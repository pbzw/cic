==> flow/design.v <==
module acc #(parameter WIDTH = 32)(
input clk,
input rst,
input en,
input [7:0]in,
output reg[WIDTH-1:0] count
);
wire [15:0]extend_in;
assign extend_in={8'b0,in};
always@(posedge clk)
begin
	if(rst)
	count<=16'd0;
	else if(en)
	count<=count+in;
end
endmodule
== Reports on acc ==
The steps from the RTL of acc to its reports follow in flow order.
Line numbers count from 1 in the design file above.
Cell names lack the library's common part.
The mark -- stands for no value.
Inputs
  design top: acc
  clock: clk
  standard-cell library: sky130hd
  timing corner: tt_025C_1v80

== After elaboration ==
Source: Yosys, flattened and elaborated, memories not mapped. Widths are those after wreduce; folded enables and synchronous resets count as part of the registers. Registers that Yosys merges into a memory's read port (data or address) are not register bits. Print and check cells do not count. Equal cells are merged and count once.
Cells by class
  add/sub/neg operators: 1
  multiply operators: 0
  divide/modulo/power cells: 0
  order comparisons: 0
  eq/ne operators: 0
  shift-type cells: 0
  muxes and demuxes: 0
  bitwise operators: 0
  reductions and logical operators: 0
Operators with widths (number)
  32-bit by 8-bit adder with 32-bit output: 1
Word-level totals
  register bits: 32
  bits in latches: 0
  RAM bits: 0
  ROM bits: 0
  word width x clocked read ports: 0
  memories kept: 0
  bits of input ports: 11
  word-level cells: 2

== Logic depth ==
Yosys ltp: most cells in a row. Word level: on the elaborated netlist, between registers, memories and ports. Mapped: between sequential cells and ports; inverters and the memories' decode and read muxes count.
Logic depth
  word-level depth: 1
  ABC_AREA: 0
  gate-level depth with buffers: 9
  gate-level depth less buffers: 7

== Mapped cells and area ==
Yosys stat after the flow's synthesis: flattened, memories mapped to cells. It holds for the ABC_AREA given above (unset counts as 0); a run with the other value may have another netlist.
Mapped netlist
  cell count: 205
  synthesis area: 1780.5 sq um
  area of sequential cells: 640.6 sq um
  mapped flip-flops: 32
Cells by type
  dfxtp_1: number 32, total area 640.614 sq um
  a21oi_1: number 25, total area 125.12 sq um
  ha_1: number 8, total area 100.096 sq um
  or3_1: number 12, total area 75.072 sq um
  o21ai_0: number 13, total area 65.062 sq um
  mux2i_1: number 6, total area 60.058 sq um
  nor2_1: number 13, total area 48.797 sq um
  nand2_1: number 12, total area 45.043 sq um
  nand3_1: number 9, total area 45.043 sq um
  o31ai_1: number 6, total area 45.043 sq um
  or4_1: number 6, total area 45.043 sq um
  xnor2_1: number 5, total area 43.792 sq um
  and3_1: number 5, total area 31.28 sq um
  nand4_1: number 5, total area 31.28 sq um
  a21o_1: number 4, total area 30.029 sq um
  nor2b_1: number 4, total area 25.024 sq um
  mux2_2: number 2, total area 22.522 sq um
  fa_1: number 1, total area 20.019 sq um
Other cell types: 26; their cells: 37.

== Path before layout ==
Path of least setup slack by OpenSTA after synthesis, without wires, with an ideal clock, recovery checks aside; 20% of the period is set as input and as output delay. Where synthesis merged equal registers, the netlist keeps one of their names.
Timing path after synthesis
  kind: input-to-reg
  start: input port in[0]
  end: register count[24]
  clock period: 2.9 ns
  arrival time: 2.349 ns
  path slack: 0.427 ns
  delay of the path: 1.892 ns
  stages on the path: 8
  buffers on the path: 1
  synthesis period reached: 2.473 ns
"delay of the path" is the arrival time less input delay plus setup time.
"stages on the path" counts driving pins, that of a launching flip-flop among them; a cell with two outputs on the path counts twice.
"synthesis period reached" = period - worst setup slack (recovery checks aside). The figure is calculated, with input and output delays left at 20% of the set period.
Between the ends stands the longest chain of elaborated cells between them, by number of cells; it is not shown to be the way that was timed. Of several equally long chains one is given.
Each line given opens the expression or statement behind the cell; cells for indexed reads and writes are added by Yosys, which also makes memories of some case tables.
On the way, after synthesis
  cells stage by stage: ha_1 -> fa_1 -> a21o_1 -> a221oi_2 -> o21ba_1 -> buf_6 -> nor3b_1 -> mux2_1
  cells in the longest elaborated chain: 1
  elaborated cells on any way between the ends: 1
  source lines of those cells: 1
  those cells by class: 1 x add/sub
RTL lines, path after synthesis
  start, declared: line 5  | input [7:0]in,
  32-bit by 8-bit adder with 32-bit output: line 15  | count<=count+in;
  end, assigned: line 13  | count<=16'd0;
  end, assigned: line 15
  end, declared: line 6  | output reg[WIDTH-1:0] count

== Worst path after layout ==
Path of least setup slack in the final report of flow run 1 (OpenROAD, finished layout, wires in). Where an end is a register, its clock arrival counts in the times.
Timing path post-layout
  kind: input-to-reg
  start: input port in[0]
  end: register count[18]
  clock period: 4.14 ns
  arrival time: 3.24 ns
  path slack: 1.02 ns
  stages on the path: 9
  buffers on the path: 2
Between the ends stands the longest chain of elaborated cells between them, by number of cells; it is not shown to be the way that was timed. Of several equally long chains one is given.
On the way, post-layout
  cells stage by stage: clkdlybuf4s50_1 -> ha_1 -> fa_1 -> a21o_1 -> a221oi_2 -> o21ba_1 -> buf_4 -> or4_1 -> a21oi_1
  cells in the longest elaborated chain: 1
  elaborated cells on any way between the ends: 1
  source lines of those cells: 1
  those cells by class: 1 x add/sub
RTL lines, path post-layout
  start, declared: line 5  | input [7:0]in,
  32-bit by 8-bit adder with 32-bit output: line 15  | count<=count+in;
  end, assigned: line 13  | count<=16'd0;
  end, assigned: line 15
  end, declared: line 6  | output reg[WIDTH-1:0] count

Subject: flow runs of acc

Hi,

Measured data: module acc, platform sky130hd, 2 stored runs of the flow under differing settings, order arbitrary. Input and output delays are each 20% of the period that was set; the output load is 0.01 pF.
"achieved clock period (ns)" is the run's clock period less its worst setup slack. It is reckoned from that one timing run; input and output delays stay at 20% of the period that was set.
"worst setup path time (ns)" is the time allowed to the run's worst setup path (the clock period less input and output delay, where it has them) less its slack. Clock arrival times count: a late capture clock shortens it, a late launch clock lengthens it.
"finish__power__total": no workload was simulated; the value follows from the tool's default switching activity.

settings of flow run 1
{
  "period_ns": 4.14,
  "CORE_UTILIZATION": 33,
  "SETUP_SLACK_MARGIN": 0.35,
  "PLACE_DENSITY_LB_ADDON": 0.14,
  "CORE_MARGIN": 4,
  "CELL_PAD_IN_SITES_GLOBAL_PLACEMENT": 1,
  "TNS_END_PERCENT": 85,
  "CTS_CLUSTER_SIZE": 48,
  "CAP_MARGIN": 5,
  "MIN_ROUTING_LAYER": "met1",
  "SLEW_MARGIN": 20
}
report of flow run 1
yosys chip area after synthesis (um^2): 1780.5
finish__design__die__area: 6634.1
finish__design__instance__area__stdcell: 2348.5
finish__design__instance__utilization: 0.4540
finish__timing__setup__ws: 1.021
finish__timing__setup__tns: 0.000
finish__timing__hold__ws: 0.492
finish__power__total: 7.284e-04
achieved clock period (ns): 3.119
worst setup path time (ns): 2.29
worst setup path kind: input-to-reg

settings of flow run 2
{
  "period_ns": 2.04,
  "CORE_UTILIZATION": 69,
  "SETUP_SLACK_MARGIN": 0.42,
  "PLACE_DENSITY_LB_ADDON": 0.26,
  "CORE_ASPECT_RATIO": 0.59,
  "CELL_PAD_IN_SITES_GLOBAL_PLACEMENT": 3,
  "CELL_PAD_IN_SITES_DETAIL_PLACEMENT": 0,
  "GPL_TIMING_DRIVEN": 0,
  "GPL_ROUTABILITY_DRIVEN": 0,
  "CTS_CLUSTER_DIAMETER": 129,
  "CAP_MARGIN": 20,
  "CORE_MARGIN": 2,
  "SLEW_MARGIN": 20
}
report of flow run 2: did not finish, place, FLW-0024

Regards
