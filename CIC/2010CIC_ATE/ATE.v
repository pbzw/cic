==> flow/design.v <==
module ATE(clk,reset,pix_data,type,bin,threshold);
input clk;
input reset;
input [7:0] pix_data;
input type;
output  bin;
output [7:0] threshold;
wire [7:0]line_buffer_out_data,front_threshold;
wire [6:0]line_counter_count,encode;
wire [12:0]block_counter_count,acc_count;
wire ok;
front front(
.clk(clk),
.rst(reset),
.data(pix_data),
.out_data(line_buffer_out_data),
.threshold(front_threshold),
.pix64(ok)
);
 back back(
.clk(clk),
.rst(reset),
.en(ok),
.type(type),
.data(line_buffer_out_data),
.threshold(front_threshold),
.threshold_out(threshold),
.bin(bin)
);
endmodule
module back(
input clk,
input rst,
input en,
input type,
input [7:0]data,
input [7:0]threshold,
output [7:0]threshold_out,
output bin
);
wire line_clr;
wire [12:0]block_counter_count;
wire [6:0]encode,line_counter_count;
reg [7:0]buff_data,buff_data_1,buff_thresholdl;
assign ed=(line_counter_count==7'b1)|(line_counter_count==encode);
assign threshold_out=ed?8'd00:buff_thresholdl;
assign encode=type?7'd66:7'd6;
assign line_clr=(encode==line_counter_count)&en;
assign bin=(buff_data_1>=threshold_out)&(!ed);
up_counter #(.WIDTH (7)) line_counter(
.clk(clk),
.rst(rst),
.clr(line_clr),
.en(en),
.count(line_counter_count)
);
up_counter #(.WIDTH (13)) block_counter(
.clk(clk),
.rst(rst),
.clr(1'b0),
.en(en),
.count(block_counter_count)
);
always@(posedge clk)
begin
	buff_data <=data;
	buff_data_1<=buff_data;
	if(en)
	buff_thresholdl<=threshold;
end
endmodule
module front(
input clk,
input rst,
input [7:0]data,
output [7:0]out_data,
output [7:0]threshold,
output pix64
);
wire [7:0]max_counter_out_data,min_counter_out_data;
wire [8:0]add={1'b0,min_counter_out_data}+{1'b0,max_counter_out_data};
wire [6:0]data_counter_count;
assign pix64=(data_counter_count==7'd64);
assign threshold=(add[8:1]+{7'b0,add[0]});
line_buffer line_buffer(
.clk(clk),
.rst(rst),
.en(1'b1),
.data_in(data),
.data_out(out_data)
);
up_counter #(.WIDTH (7)) data_counter(
.clk(clk),
.rst(rst),
.clr(pix64),
.en(1'b1),
.count(data_counter_count)
);
max_counter #(.WIDTH (8)) max_counter(
.clk(clk),
.rst(rst),
.clr(pix64),
.in_data(data),
.out_data(max_counter_out_data)
);
min_counter #(.WIDTH (8)) min_counter(
.clk(clk),
.rst(rst),
.clr(pix64),
.in_data(data),
.out_data(min_counter_out_data)
);
endmodule
module line_buffer(
input clk,
input rst,
input en,
input [7:0]data_in,
output [7:0]data_out
);
reg [7:0]mem[0:63];
wire [5:0]write_counter_count,read_counter_count;
assign data_out=mem[(read_counter_count+6'b1)];
up_counter #(.WIDTH (6)) write_counter(
.clk(clk),
.rst(rst),
.clr(1'b0),
.en(en),
.count(write_counter_count)
);
up_counter #(.WIDTH (6)) read_counter(
.clk(clk),
.rst(rst),
.clr(1'b0),
.en(en),
.count(read_counter_count)
);
always @(posedge clk)
begin
mem[write_counter_count]<=data_in;
end
endmodule
module max_counter #(parameter WIDTH = 32)(
input clk,
input rst,
input en,
input clr,
input [7:0]in_data,
output reg[WIDTH-1:0] out_data
);
parameter zero={(WIDTH){1'b0}};
always@(posedge clk)
begin
	if(rst)
	out_data<=zero;
	else if(clr)
	out_data<=(in_data>zero)?in_data:zero;
	else if(out_data<in_data)
	out_data<=in_data;
end
endmodule
module min_counter #(parameter WIDTH = 32)(
input clk,
input rst,
input clr,
input [7:0]in_data,
output reg[WIDTH-1:0] out_data
);
parameter zero={(WIDTH){1'b1}};
always@(posedge clk)
begin
	if(rst)
	out_data<=zero;
	else if(clr)
	out_data<=(in_data<zero)?in_data:zero;
	else if(out_data>in_data)
	out_data<=in_data;
end
endmodule
module add_counter #(parameter WIDTH = 32)(
input clk,
input rst,
input en,
input [7:0]data_in_1,
input [7:0]data_in_2,
output reg[WIDTH-1:0] count
);
parameter zero={(WIDTH){1'b0}};
always@(posedge clk)
begin
	if(rst)
	count<=zero;
	else if(en)
	count<=((data_in_2+data_in_1)>>1);
end
endmodule
module up_counter #(parameter WIDTH = 32)(
input clk,
input rst,
input en,
input clr,
output reg[WIDTH-1:0] count
);
parameter zero={(WIDTH){1'b0}};
always@(posedge clk)
begin
	if(rst)
	count<=zero;
	else if(clr)
	count<={{(WIDTH-1){1'b0}},1'b1};
	else if(en)
	count<=count+{{WIDTH-1{1'b0}},1'b1};
end
endmodule
From RTL to reports: ATE
Tool output for the design above, in the order of the flow.
Lines are those of the file above, counted from 1.
Library cell names are shortened.
{ "setup": {"top_module": "ATE", "clk_port": "clk", "cell_library": "sky130hd", "corner": "tt_025C_1v80"} }

After elaboration
Counts by Yosys on the flattened word-level netlist (proc, flatten, opt, wreduce; memories kept). Print and check cells are left out.
Memory sizes are those after Yosys's memory passes, which may raise the word count (mostly to a power of two), join words into wider ones and drop unused or constant bits.
{ "word_totals": {"clocked_rd_ports_x_width": 8, "regBits": 58, "romBits": 0, "memories": 1, "output_inout_bits": 9, "latch_bits": 0, "ramBits": 512} }
{ "classes": {"bitwise": 3, "div": 0, "reduce_and_logical": 6, "muxes": 11, "equal": 4, "cmp": 5, "add_sub_neg": 6, "n_mul": 0, "shift": 0} }
{ "memory_table": {"columns": ["memory", "words", "word_bits", "rd", "write_ports", "line", "source"], "rows": [
  ["front.line_buffer.mem", 64, 8, 1, 1, 121, "reg [7:0]mem[0:63];"]
]} }
{ "ops": {"columns": ["cell", "count"], "rows": [
  ["8-bit two-way mux", 7],
  ["7-bit by 1-bit adder with 7-bit output with constant B", 2],
  ["7-bit == test", 2],
  ["6-bit by 1-bit adder with 6-bit output with constant B", 2],
  ["8-bit by 8-bit adder with 9-bit output", 1],
  ["8-bit by 1-bit adder with 8-bit output", 1],
  ["8-bit by 1-bit greater-than comparator with 1-bit output with constant B", 1],
  ["8-bit greater-or-equal comparator", 1],
  ["8-bit greater-than comparator", 1],
  ["8-bit < comparator", 1],
  ["8-bit < comparator with constant B", 1],
  ["7-bit by 1-bit == test with 1-bit output with constant B", 1],
  ["7-bit == test with constant B", 1],
  ["7-bit two-way mux", 1],
  ["2-bit nonzero test", 3],
  ["2-bit OR reduction", 2],
  ["1-bit two-way mux", 3],
  ["1-bit bitwise AND", 2],
  ["1-bit OR", 1],
  ["1-bit logical NOT", 1]
]} }

Logic depth
Depth = most cells in a row (Yosys ltp): at word level without a register or memory, in the mapped netlist without a sequential cell, where the memories' decode and read muxes count.
{ "logic_depth": {"depth_word": 6, "ABC_AREA": 0, "ltp_mapped": 12} }

Synthesis result
Yosys stat after the flow's synthesis: flattened, memories mapped to cells. It holds for the ABC_AREA given above (unset counts as 0); a run with the other value may have another netlist.
The area totals of this step are shown rounded.
{ "types": {"columns": ["cell_type", "count"], "rows": [
  ["edfxtp_1", 520],
  ["mux4_2", 128],
  ["dfxtp_1", 58],
  ["nor2_1", 170],
  ["ha_1", 40],
  ["nand2_1", 99],
  ["nand3_1", 37],
  ["xor2_1", 15],
  ["o41ai_2", 8],
  ["buf_6", 10],
  ["buf_2", 22],
  ["and3_1", 17],
  ["a211oi_1", 14],
  ["a21oi_1", 20],
  ["inv_1", 25],
  ["clkbuf_1", 24],
  ["xnor2_1", 10],
  ["mux2i_1", 8]
]} }
Not listed: further types 39, cells in them 135.
{ "mapped": {"area_mm2": 0.024, "cell_count": 1360, "seqArea_mm2": 0.017, "ffs": 578} }
By module: a second synthesis without flattening, with its own total; a netlist apart from the flattened one above.
{ "hier_totals": {"hier_cells": 1418, "hier_area_mm2": 0.024} }
Rows give one instance, submodules left out.
{ "by_module": {"columns": ["mod", "n_inst", "mod_area_mm2", "seq_area_mm2", "cells"], "rows": [
  ["line_buffer", 1, 0.02, 0.015, 1056],
  ["back", 1, 0.00089, 0.00056, 69],
  ["up_counter #(WIDTH=7)", 2, 0.00031, 0.00014, 34],
  ["max_counter #(WIDTH=8)", 1, 0.00055, 0.00016, 61],
  ["min_counter #(WIDTH=8)", 1, 0.00053, 0.00016, 62],
  ["up_counter #(WIDTH=6)", 2, 0.00025, 0.00012, 26],
  ["front", 1, 0.00045, 0, 50],
  ["ATE", 1, 0, 0, 0]
]} }

Timing after synthesis
Path of least setup slack by OpenSTA after synthesis, without wires, with an ideal clock, recovery checks aside; 20% of the period is set as input and as output delay. Where synthesis merged equal registers, the netlist keeps one of their names.
{ "synth_timing": {"kind": "input to output", "start": "input type", "end": "output bin", "clock_period_ps": 6000, "delay_ps": 1633, "driving_pins": 11, "input_delay_ps": 1200, "launch_ps": 1200, "setup_slack_ps": 1967, "t_required_ps": 4800, "output_delay_ps": 1200, "arrival_ps": 2833, "period_less_setup_slack_ps": 4033} }
"delay_ps" = arrival - input delay + setup time.
At an output port there is no setup time.
"driving_pins": output pins that drive a net of the path, with the launching flip-flop's if there is one; two outputs of one cell count as two.
"period_less_setup_slack_ps" is the clock period less the worst setup slack; recovery checks do not enter. This is arithmetic on one report: input and output delays are still those of the set period (20% each).
Between the ends stands the longest chain of elaborated cells between them, by number of cells; it is not shown to be the way that was timed. Of several equally long chains one is given.
Each line given opens the expression or statement behind the cell; cells for indexed reads and writes are added by Yosys, which also makes memories of some case tables.
{ "synth_between": {"path_cell_list": "nand2b_1 o21ai_0 nand3_1 and3_1 ha_1 nand2b_1 a21o_1 a21oi_1 nor2b_1 o2111ai_1 a21oi_1", "elab_chain_len": 6, "cells_between": 7, "lines_between": 4} }
{ "synth_lines": {"columns": ["element", "line", "source"], "rows": [
  ["start: declaration", 5, "input type;"],
  ["7-bit two-way mux", 47, "assign encode=type?7'd66:7'd6;"],
  ["7-bit == test", 45, "assign ed=(line_counter_count==7'b1)|(line_counter_count==encode);"],
  ["1-bit OR", 45, null],
  ["8-bit two-way mux", 46, "assign threshold_out=ed?8'd00:buff_thresholdl;"],
  ["8-bit greater-or-equal comparator", 49, "assign bin=(buff_data_1>=threshold_out)&(!ed);"],
  ["1-bit bitwise AND", 49, null],
  ["end: declaration", 6, "output  bin;"]
]} }

Timing after layout
From the final timing report of flow run 1: the path of least setup slack in the routed layout; clock arrival at registers is part of the times.
The path's times are printed in steps of 10 ps; the period is the one set.
{ "layout_timing": {"kind": "input to output", "start": "input type", "end": "output bin", "driving_pins": 13, "t_required_ps": 3890, "setup_slack_ps": 710, "arrival_ps": 3170, "output_delay_ps": 970, "clock_period_ps": 4860, "launch_ps": 970, "input_delay_ps": 970} }
Between the ends stands the longest chain of elaborated cells between them, by number of cells; it is not shown to be the way that was timed. Of several equally long chains one is given.
{ "layout_between": {"path_cell_list": "clkdlybuf4s50_1 nand2b_4 o21ai_2 nand3_2 and3_4 ha_1 nand2b_1 a21o_1 a21oi_2 nor2b_1 o2111ai_1 a21oi_1 buf_2", "elab_chain_len": 6, "cells_between": 7, "lines_between": 4} }
{ "layout_lines": {"columns": ["element", "line", "source"], "rows": [
  ["start: declaration", 5, "input type;"],
  ["7-bit two-way mux", 47, "assign encode=type?7'd66:7'd6;"],
  ["7-bit == test", 45, "assign ed=(line_counter_count==7'b1)|(line_counter_count==encode);"],
  ["1-bit OR", 45, null],
  ["8-bit two-way mux", 46, "assign threshold_out=ed?8'd00:buff_thresholdl;"],
  ["8-bit greater-or-equal comparator", 49, "assign bin=(buff_data_1>=threshold_out)&(!ed);"],
  ["1-bit bitwise AND", 49, null],
  ["end: declaration", 6, "output  bin;"]
]} }

Settings and measured results of 2 stored flow runs for module ATE (sky130hd), not sorted in any way. The constraints put input and output delay at 20% of the set period each and load the outputs with 0.01 pF.
"achieved_clock_period_ps" means the clock period less the worst setup slack. The figure is calculated, with input and output delays left at 20% of the set period.
"critical_path_time_ps" means the part of the period allowed to the worst setup path (the constraints hold back 20% at inputs and 20% at outputs) less its slack; where the path has registers, the arrival times of their clocks count too.
By "design_power_mw" is meant OpenSTA's value without simulated activity: inputs other than the clock are taken to toggle once in ten clock periods, and the tool carries that through the logic.
"critical_path_time_ps" is known to 10 ps.
The measured numbers are rounded.

Flow run 1
==> flow/run.sh <==
#!/bin/bash
# the make line also repeats the synthesis and layout settings of config.mk as NAME=value (left out here)
make -C /OpenROAD-flow-scripts/flow DESIGN_CONFIG=/design/flow/config.mk WORK_HOME=/design/flow/orfs CLKGATE_MAP_FILE= finish
==> flow/config.mk <==
export PLATFORM = sky130hd
export DESIGN_NAME = ATE
export DESIGN_NICKNAME = ATE
export VERILOG_FILES = /design/flow/design.v
export SDC_FILE = /design/flow/constraint.sdc
export NUM_CORES = 4
export LEC_CHECK = 0
export CAP_MARGIN = 15
export CELL_PAD_IN_SITES_GLOBAL_PLACEMENT = 3
export CORE_MARGIN = 2
export CORE_UTILIZATION = 35
export CTS_CLUSTER_DIAMETER = 145
export CTS_CLUSTER_SIZE = 43
export GPL_TIMING_DRIVEN = 1
export PLACE_DENSITY_LB_ADDON = 0.3
export SETUP_SLACK_MARGIN = 0.54
export SLEW_MARGIN = 35
==> flow/constraint.sdc <==
create_clock -name core_clock -period 4.86 [get_ports {clk}]
set_input_delay 0.9720 -clock core_clock [delete_from_list [all_inputs] [get_ports {clk}]]
set_output_delay 0.9720 -clock core_clock [all_outputs]
set_load 0.01 [all_outputs]

==> results of flow run 1, as JSON <==
{
  "final_die_area_mm2": 0.069,
  "synthesis_area_mm2": 0.024,
  "final_setup_ws_ps": 710,
  "finalCellArea_mm2": 0.025,
  "achieved_clock_period_ps": 4147,
  "fin_hold_ws_ps": 340,
  "fin_tns_ps": 0,
  "finish.utilization_frac": 0.38,
  "critical_path_time_ps": 2200,
  "timing.worst_path_kind": "input to output",
  "design_power_mw": 8.8
}

Flow run 2
==> flow/run.sh <==
#!/bin/bash
# the make line also repeats the synthesis and layout settings of config.mk as NAME=value (left out here)
make -C /OpenROAD-flow-scripts/flow DESIGN_CONFIG=/design/flow/config.mk WORK_HOME=/design/flow/orfs CLKGATE_MAP_FILE= finish
==> flow/config.mk <==
export PLATFORM = sky130hd
export DESIGN_NAME = ATE
export DESIGN_NICKNAME = ATE
export VERILOG_FILES = /design/flow/design.v
export SDC_FILE = /design/flow/constraint.sdc
export NUM_CORES = 4
export LEC_CHECK = 0
export ABC_AREA = 0
export CAP_MARGIN = 35
export CORE_MARGIN = 10
export CORE_UTILIZATION = 52
export MAX_ROUTING_LAYER = met4
export MIN_ROUTING_LAYER = met2
export SLEW_MARGIN = 20
==> flow/constraint.sdc <==
create_clock -name core_clock -period 3.55 [get_ports {clk}]
set_input_delay 0.7100 -clock core_clock [delete_from_list [all_inputs] [get_ports {clk}]]
set_output_delay 0.7100 -clock core_clock [all_outputs]
set_load 0.01 [all_outputs]

==> results of flow run 2, as JSON <==
{
  "final_die_area_mm2": 0.054,
  "synthesis_area_mm2": 0.024,
  "final_setup_ws_ps": 130,
  "finalCellArea_mm2": 0.027,
  "achieved_clock_period_ps": 3421,
  "fin_hold_ws_ps": 330,
  "fin_tns_ps": 0,
  "finish.utilization_frac": 0.6,
  "critical_path_time_ps": 2000,
  "timing.worst_path_kind": "input to output",
  "design_power_mw": 16
}
